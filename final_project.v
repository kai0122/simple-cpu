==> flow/design.v <==
module ALU(
    input[2:0] mode,
    input[7:0] reg1,
    input[7:0] reg2,
    output reg[7:0] out
);
    wire[7:0] addOut;
    FA fa0(reg1,reg2,addOut);
    wire[7:0] subOut;
    FS fs0(reg1,reg2,subOut);
    wire[7:0] andOut;
    AND and0(reg1,reg2,andOut);
    wire[7:0] orOut;
    OR or0(reg1,reg2,orOut);
    wire[7:0] notOut;
    NOT not0(reg1,notOut);
    wire[7:0] xorOut;
    XOR xor0(reg1,reg2,xorOut);
    always@(*)case(mode)
    0: out =addOut;
    1: out =subOut;
    2: out =andOut;
    3: out =orOut;
    4: out =notOut;
    5: out =xorOut;
    default: out =0;
    endcase
endmodule
`timescale 1ns / 1ps
module data_memory( 
		input reset,
		input clk,
		input [19:0] instruct,
		output [7:0] reg1,
		output [7:0] reg2,
		output [7:0] reg3,
		output [7:0] reg4
		); 
	reg  [7:0] register [3:0];
	assign reg1 = register[0];
	assign reg2 = register[1];
	assign reg3 = register[2];
	assign reg4 = register[3];
    reg [7:0] location;
    reg [2:0] aluMode;
    reg [7:0] aluR1, aluR2;
    wire [7:0] aluOut;
    ALU alu0(
        .mode(aluMode),
        .reg1(aluR1),
        .reg2(aluR2),
        .out(aluOut)
    );
    always@(*) begin 
    case(instruct[19:16])
        4'b0010: begin
            aluMode = 0;
            aluR1 = register[instruct[15:8]];
            aluR2 = register[instruct[7:0]];
        end
        4'b0011: begin
            aluMode = 0;
            aluR1 = register[instruct[15:8]];
            aluR2 = instruct[7:0];
        end
        4'b0100: begin
            aluMode = 1;
            aluR1 = register[instruct[15:8]];
            aluR2 = register[instruct[7:0]];
        end
        4'b0101: begin
            aluMode = 1;
            aluR1 = register[instruct[15:8]];
            aluR2 = instruct[7:0];
        end
        4'b1110: begin
            aluMode = 2;
            aluR1 = register[instruct[15:8]];
            aluR2 = register[instruct[7:0]];
        end
        4'b1100: begin
            aluMode = 3;
            aluR1 = register[instruct[15:8]];
            aluR2 = register[instruct[7:0]];
        end
        4'b1000: begin
            aluMode = 4;
            aluR1 = register[instruct[15:8]];
            aluR2 = register[instruct[7:0]];
        end
        4'b1010: begin
            aluMode = 5;
            aluR1 = register[instruct[15:8]];
            aluR2 = register[instruct[7:0]];
        end
        default: {aluMode,aluR1,aluR2} <= ~0;
        endcase
    end
    always@(posedge clk, posedge reset) begin
        if(reset) begin
            register[0] <= 0;
            register[1] <= 0;
            register[2] <= 0;
            register[3] <= 0;
        end else if(instruct[19:16])
            register[instruct[15:8]]<=aluOut;
        else
            register[instruct[15:8]] <= register[instruct[15:8]];
    end
endmodule
module FS(A,B,S);
	input [7:0] A, B;
	output [7:0] S;
	wire [7:0] t;
	wire Cout;
	FS_1bit FS0(.A(A[0]), .B(B[0]), .Cin(0), .S(S[0]), .Cout(t[0]));
	FS_1bit FS1(.A(A[1]), .B(B[1]), .Cin(t[0]), .S(S[1]), .Cout(t[1]));
	FS_1bit FS2(.A(A[2]), .B(B[2]), .Cin(t[1]), .S(S[2]), .Cout(t[2]));
	FS_1bit FS3(.A(A[3]), .B(B[3]), .Cin(t[2]), .S(S[3]), .Cout(t[3]));
	FS_1bit FS4(.A(A[4]), .B(B[4]), .Cin(t[3]), .S(S[4]), .Cout(t[4]));
	FS_1bit FS5(.A(A[5]), .B(B[5]), .Cin(t[4]), .S(S[5]), .Cout(t[5]));
	FS_1bit FS6(.A(A[6]), .B(B[6]), .Cin(t[5]), .S(S[6]), .Cout(t[6]));
	FS_1bit FS7(.A(A[7]), .B(B[7]), .Cin(t[6]), .S(S[7]), .Cout(t[7]));
	FS_1bit FS8(.A(A[7]), .B(B[7]), .Cin(t[6]), .S(S[7]), .Cout(Cout));
endmodule
module FS_1bit(A, B, Cin, S, Cout);
	input A, B, Cin;
	output S, Cout;
	assign S = Cin ^ A ^ B;
	assign Cout = ((~A) & B) | (Cin & B) | (Cin & (~A));
endmodule
module FA(A,B,S);
	input [7:0] A, B;
	output [7:0] S;
	wire [6:0] t;
	wire Cout;
	FA_1bit FA0(.A(A[0]), .B(B[0]), .Cin(0), .S(S[0]), .Cout(t[0]));
	FA_1bit FA1(.A(A[1]), .B(B[1]), .Cin(t[0]), .S(S[1]), .Cout(t[1]));
	FA_1bit FA2(.A(A[2]), .B(B[2]), .Cin(t[1]), .S(S[2]), .Cout(t[2]));
	FA_1bit FA3(.A(A[3]), .B(B[3]), .Cin(t[2]), .S(S[3]), .Cout(t[3]));
	FA_1bit FA4(.A(A[4]), .B(B[4]), .Cin(t[3]), .S(S[4]), .Cout(t[4]));
	FA_1bit FA5(.A(A[5]), .B(B[5]), .Cin(t[4]), .S(S[5]), .Cout(t[5]));
	FA_1bit FA6(.A(A[6]), .B(B[6]), .Cin(t[5]), .S(S[6]), .Cout(t[6]));
	FA_1bit FA7(.A(A[7]), .B(B[7]), .Cin(t[6]), .S(S[7]), .Cout(Cout));
endmodule
module FA_1bit(A, B, Cin, S, Cout);
	input A, B, Cin;
	output S, Cout;
	assign S = Cin ^ A ^ B;
	assign Cout = (A & B) | (Cin & B) | (Cin & A);
endmodule
module AND(A,B,t);
	input [7:0] A, B;
	output [7:0]t;
	assign t[0] = A[0] & B[0];
	assign t[1] = A[1] & B[1];
	assign t[2] = A[2] & B[2];
	assign t[3] = A[3] & B[3];
	assign t[4] = A[4] & B[4];
	assign t[5] = A[5] & B[5];
	assign t[6] = A[6] & B[6];
	assign t[7] = A[7] & B[7];
endmodule
module OR(A,B,t);
	input [7:0] A, B;
	output [7:0]t;
	assign t[0] = A[0] | B[0];
	assign t[1] = A[1] | B[1];
	assign t[2] = A[2] | B[2];
	assign t[3] = A[3] | B[3];
	assign t[4] = A[4] | B[4];
	assign t[5] = A[5] | B[5];
	assign t[6] = A[6] | B[6];
	assign t[7] = A[7] | B[7];
endmodule
module NOT(A,t);
	input [7:0] A;
	output [7:0]t;
	assign t[0] = ~A[0];
	assign t[1] = ~A[1];
	assign t[2] = ~A[2];
	assign t[3] = ~A[3];
	assign t[4] = ~A[4];
	assign t[5] = ~A[5];
	assign t[6] = ~A[6];
	assign t[7] = ~A[7];
endmodule
module XOR(A,B,t);
	input [7:0] A, B;
	output [7:0]t;
	assign t[0] = A[0] ^ B[0];
	assign t[1] = A[1] ^ B[1];
	assign t[2] = A[2] ^ B[2];
	assign t[3] = A[3] ^ B[3];
	assign t[4] = A[4] ^ B[4];
	assign t[5] = A[5] ^ B[5];
	assign t[6] = A[6] ^ B[6];
	assign t[7] = A[7] ^ B[7];
endmodule
`timescale 1ns / 1ps
module final_project( input clk, input reset, output signed [7:0] reg1, output signed [7:0] reg2, output signed [7:0] reg3, output signed [7:0] reg4);
	wire [19:0] instruction;
	pc_instruction pc_instruction( .clk(clk), .hold(1'b0), .reset(reset), .instruction(instruction) );
	data_memory data_memory( .reset(reset), .clk(clk), .instruct(instruction), .reg1(reg1), .reg2(reg2), .reg3(reg3), .reg4(reg4) );  
endmodule
`timescale 1ns / 1ps
module pc_instruction( input clk, input hold, input reset, output [19:0] instruction );
reg [4:0]  pc;
reg [19:0] data [31:0];
assign instruction = data [ pc ];
always @( posedge clk )begin
	if ( reset )begin
		pc <= 0;
		data[0]  <= 20'b00001111111101111110;  
		data[1]  <= 20'b00110000000010001111;  
		data[2]  <= 20'b00110000001000011011;  
		data[3]  <= 20'b00100000000000000010;  
		data[4]  <= 20'b00000000000000000000;  
		data[5]  <= 20'b00110000000111111010;  
		data[6]  <= 20'b00000000000000000000;  
		data[7]  <= 20'b00110000001100100111;  
		data[8]  <= 20'b01000000000000000001;  
		data[9]  <= 20'b11100000000000000011;  
		data[10] <= 20'b00000000000000000000;  
		data[11] <= 20'b11000000000000000010;  
		data[12] <= 20'b10000000001000000000;  
		data[13] <= 20'b10100000001000000011;  
		data[14] <= 20'b01010000001100001010;  
		data[15] <= 20'b00000000000000000000;  
		data[16] <= 20'b00000000000000000000;  
		data[17] <= 20'b11100000001100000000;  
		data[18] <= 20'b00000000000000000000;  
		data[19] <= 20'b00000000000000000000;  
		data[20] <= 20'b00000000000000000000;  
		data[21] <= 20'b00000000000000000000;  
		data[22] <= 20'b11100000000000000011;  
		data[23] <= 20'b00000000000000000000;  
		data[24] <= 20'b00000000000000000000;  
	end
	else if ( hold )begin
		pc <= pc;
	end
	else if ( pc != 5'd24 )begin
		pc <= pc + 1;
	end
	else begin
		pc <= pc;
	end
end
endmodule
From RTL to reports: final_project. What the tools print for final_project, step after step. Line numbers count from 1 in the design file above. Operators: Yosys type, input widths -> output width; for muxes data width and select width s. Not given: n/a

Design top: final_project. Clock: clk. Cell library: sky130hd. Timing corner: tt_025C_1v80.

Word-level counts. Source: Yosys, flattened and elaborated. Widths are those after wreduce. Registers that Yosys merges into a memory's read port (data or address) are not register bits. Print and check cells do not count. Equal cells are merged and count once.

The figure for reduce/logical cells is 12. The figure for add/subtract/negate cells is 1. Under equal/unequal tests stands 51. Under bitwise operators stands 115. The entry for mux-type cells reads 20.

Operators by type and width (count): $pmux 20 s21 (1); $mux 8 (13); $eq 5x5->1 const B (16); $pmux 8 s4 (2); $pmux 8 s6 (1); $eq 5x4->1 const B (8); $and 1x1->1 (39); $xor 1x1->1 (36); $or 1x1->1 (32); $pmux 8 s3 (1); $eq 5x3->1 const B (4); $pmux 3 s6 (1); $eq 4x4->1 const B (4); $pmux 8 s2 (1); $reduce_or 11->1 (1); $eq 5x2->1 const B (2); $not 1->1 (8); $eq 2x2->1 const B (4); $reduce_or 2->1 (4); $eq 4x2->1 const B (2); $eq 4x3->1 const B (2); $reduce_or 8->1 (1); $eq 3x2->1 const B (2); $eq 3x3->1 const B (2); $reduce_or 6->1 (1); $add 5x1->5 const B (1); $eq 5x1->1 const B (1); $ne 5x5->1 const B (1).

Other operator kinds: 6; their cells: 8.

Under elaborated cells stands 204. Under output and inout port bits stands 32. For bits of input ports the number is 2. Under register bits after elaboration stands 37.

Logic depth. Yosys ltp: most cells in a row. Word level: on the elaborated netlist, between registers, memories and ports. Mapped: between sequential cells and ports; inverters and the memories' decode and read muxes count.

The figure for depth in word-level cells is 31. ABC_AREA: 0. Under gate-level depth with buffers stands 21.

Mapped cells and area. Source: synth_stat.txt of the flow (Yosys; design flattened, memories mapped). It holds for the ABC_AREA given above (unset counts as 0); a run with the other value may have another netlist. The area totals of this step are shown rounded.

Cells in the netlist: 454. The entry for buffer cells reads 24. Under mapped flip-flops stands 37. Synthesis area: 3517 um2.

Cells by type (count): sky130_fd_sc_hd__dfrtp_1 (32); sky130_fd_sc_hd__nor2_1 (57); sky130_fd_sc_hd__a21oi_1 (34); sky130_fd_sc_hd__nand2_1 (44); sky130_fd_sc_hd__dfxtp_1 (5); sky130_fd_sc_hd__ha_1 (8); sky130_fd_sc_hd__xnor2_1 (11); sky130_fd_sc_hd__nor3_1 (16); sky130_fd_sc_hd__o21ai_0 (16); sky130_fd_sc_hd__mux2_2 (7); sky130_fd_sc_hd__nand2b_1 (12); sky130_fd_sc_hd__nand3_1 (14); sky130_fd_sc_hd__o22a_1 (7); sky130_fd_sc_hd__maj3_1 (6); sky130_fd_sc_hd__a31oi_1 (9); sky130_fd_sc_hd__o22ai_1 (9); sky130_fd_sc_hd__a21o_1 (7); sky130_fd_sc_hd__a221oi_1 (6).

Other cell types: 53; their cells: 154.

Timing after synthesis. Source: OpenSTA report_checks on the synthesized netlist (no wires, ideal clock, input and output delay 20% of the period each), path of least setup slack; recovery checks are left aside. Register names are those of the netlist, which keeps one name where synthesis merged equal registers.

Kind: register to register. Start: register pc_instruction.pc[0]. End: register data_memory.register[2][7]. The figure for setup time is 0.135 ns. Under data arrival time stands 4.657 ns. Slack: 1.768 ns. Launch time at the first pin: 0.000 ns. Delay of the path: 4.792 ns. For clock period the number is 6.56 ns. Under path buffers stands 2. The figure for stages on the path is 21. For synthesis period reached the number is 4.792 ns.

"delay of the path" is the arrival time less input delay plus setup time. "stages on the path" counts driving pins, that of a launching flip-flop among them; a cell with two outputs on the path counts twice. "synthesis period reached" = period - worst setup slack (recovery checks aside). The figure is calculated, with input and output delays left at 20% of the set period. The rows between start and end are the longest chain of elaborated cells between them; the timing report does not say that the signal goes this way. Where chains are equally long, one stands for them. Each line given opens the expression or statement behind the cell; cells for indexed reads and writes are added by Yosys, which also makes memories of some case tables. At most two assigning lines are given for a register; there are more. Lines with a computed index may be missing from the assigning lines.

Cells stage by stage: sky130_fd_sc_hd__dfxtp_1 -> sky130_fd_sc_hd__inv_1 -> sky130_fd_sc_hd__ha_1 -> sky130_fd_sc_hd__buf_2 -> sky130_fd_sc_hd__nor2b_1 -> sky130_fd_sc_hd__a211oi_1 -> sky130_fd_sc_hd__o32a_1 -> sky130_fd_sc_hd__o21ai_0 -> sky130_fd_sc_hd__clkbuf_1 -> sky130_fd_sc_hd__a222oi_1 -> sky130_fd_sc_hd__a21oi_1 -> sky130_fd_sc_hd__nand2b_1 -> sky130_fd_sc_hd__ha_1 -> sky130_fd_sc_hd__a311oi_1 -> sky130_fd_sc_hd__a211oi_1 -> sky130_fd_sc_hd__maj3_2 -> sky130_fd_sc_hd__maj3_2 -> sky130_fd_sc_hd__maj3_2 -> sky130_fd_sc_hd__a221oi_2 -> sky130_fd_sc_hd__mux2i_1 -> sky130_fd_sc_hd__a21oi_1. The figure for cells in the longest elaborated chain is 31.

Ends and longest elaborated chain, post-synthesis: from (decl) (RTL line 208) `reg [4:0]  pc;`; from (assign) (RTL line 241) `pc <= pc;`; from (assign) (RTL line 244) `pc <= pc + 1;`; $eq 5x3->1 (RTL line 210) `assign instruction = data [ pc ];`; $reduce_or 11->1; $pmux 20 s21 (RTL line 210); $eq 2x2->1 (RTL line 88) `aluR1 = register[instruct[15:8]];`; $pmux 8 s4 (RTL line 88); $mux 8 (RTL line 55) `case(instruct[19:16])`; $not 1->1 (RTL line 130) `assign Cout = ((~A) & B) | (Cin & B) | (Cin & (~A));`; [14 not listed]; $or 1x1->1 (2 in a row) (RTL line 130); $and 1x1->1 (RTL line 130); $or 1x1->1 (2 in a row) (RTL line 130); $xor 1x1->1 (2 in a row) (RTL line 129) `assign S = Cin ^ A ^ B;`; $pmux 8 s6 (RTL line 19) `always@(*)case(mode)`; $mux 8 (RTL line 106) `register[instruct[15:8]]<=aluOut;`; $mux 8 (RTL line 105) `end else if(instruct[19:16])`; to (assign) (RTL line 103) `register[2] <= 0;`; to (decl) (RTL line 39) `reg [7:0] register [3:0];`.

Timing after layout. Path of least setup slack in the final report of stored run 1 (OpenROAD, finished layout, wires in). Where an end is a register, its clock arrival counts in the times.

Kind: register to register. Start: register pc_instruction.pc[4]. End: register data_memory.register[0][7]. Slack: 3.15 ns. Launch time at the first pin: 0.29 ns. Under data arrival time stands 6.01 ns. The figure for setup time is 0.13 ns. The figure for stages on the path is 16. For clock period the number is 9.0 ns. Under path buffers stands 0.

The rows between start and end are the longest chain of elaborated cells between them; the timing report does not say that the signal goes this way. Where chains are equally long, one stands for them. At most two assigning lines are given for a register; there are more. Lines with a computed index may be missing from the assigning lines.

Cells stage by stage: sky130_fd_sc_hd__dfxtp_1 -> sky130_fd_sc_hd__nand2b_4 -> sky130_fd_sc_hd__nand3_1 -> sky130_fd_sc_hd__a32oi_1 -> sky130_fd_sc_hd__nand3_1 -> sky130_fd_sc_hd__o22ai_1 -> sky130_fd_sc_hd__o311ai_0 -> sky130_fd_sc_hd__ha_1 -> sky130_fd_sc_hd__a311oi_1 -> sky130_fd_sc_hd__a211oi_1 -> sky130_fd_sc_hd__maj3_2 -> sky130_fd_sc_hd__maj3_2 -> sky130_fd_sc_hd__maj3_2 -> sky130_fd_sc_hd__a221oi_2 -> sky130_fd_sc_hd__mux2i_1 -> sky130_fd_sc_hd__a2bb2oi_1. The figure for cells in the longest elaborated chain is 31.

Ends and longest elaborated chain, post-layout: from (decl) (RTL line 208) `reg [4:0]  pc;`; from (assign) (RTL line 241) `pc <= pc;`; from (assign) (RTL line 244) `pc <= pc + 1;`; $eq 5x3->1 (RTL line 210) `assign instruction = data [ pc ];`; $reduce_or 11->1; $pmux 20 s21 (RTL line 210); $eq 2x2->1 (RTL line 88) `aluR1 = register[instruct[15:8]];`; $pmux 8 s4 (RTL line 88); $mux 8 (RTL line 55) `case(instruct[19:16])`; $not 1->1 (RTL line 130) `assign Cout = ((~A) & B) | (Cin & B) | (Cin & (~A));`; [14 not listed]; $or 1x1->1 (2 in a row) (RTL line 130); $and 1x1->1 (RTL line 130); $or 1x1->1 (2 in a row) (RTL line 130); $xor 1x1->1 (2 in a row) (RTL line 129) `assign S = Cin ^ A ^ B;`; $pmux 8 s6 (RTL line 19) `always@(*)case(mode)`; $mux 8 (RTL line 106) `register[instruct[15:8]]<=aluOut;`; $mux 8 (RTL line 105) `end else if(instruct[19:16])`; to (assign) (RTL line 101) `register[0] <= 0;`; to (decl) (RTL line 39) `reg [7:0] register [3:0];`.

Add stored flow runs of final_project

Record of 2 stored runs of the RTL-to-layout flow on final_project, platform sky130hd. The runs are unordered. Constraints: input delay and output delay 20% of the set period each, output load 0.01 pF. "clock period reached" = clock period - worst setup slack. The figure is calculated, with input and output delays left at 20% of the set period. "critical setup path time" means the part of the period allowed to the worst setup path (the constraints hold back 20% at inputs and 20% at outputs) less its slack; where the path has registers, the arrival times of their clocks count too. "power" rests on the timing tool's default activity at the inputs, not on a simulated workload. Measured values are rounded.

Stored run 1 has these settings: period_ns 9.0; CAP_MARGIN 20; CORE_MARGIN 2; CORE_UTILIZATION 40; SLEW_MARGIN 20. For the setup slack of the worst path the run shows 3.148 ns. The utilization after layout comes to 46.6%. The clock period reached comes to 5.852 ns. For the full die area the run shows 9559 um2. The lowest hold slack reads 0.562 ns. The std-cell area (final layout) comes to 4023 um2. The power comes to 1.326 mW. The setup TNS is 0.000 ns. The mapped cell area after synthesis comes to 3517 um2. The critical setup path time reads 5.85 ns. Critical path kind: register to register.

Stored run 2 has these settings: period_ns 3.4; CORE_UTILIZATION 58; SETUP_SLACK_MARGIN 0.64; CORE_ASPECT_RATIO 0.78; CORE_MARGIN 2; ABC_AREA 0; GPL_ROUTABILITY_DRIVEN 1; CTS_CLUSTER_SIZE 39; CAP_MARGIN 35; SLEW_MARGIN 10. Outcome: not finished: routing ended with error DPL-0038.
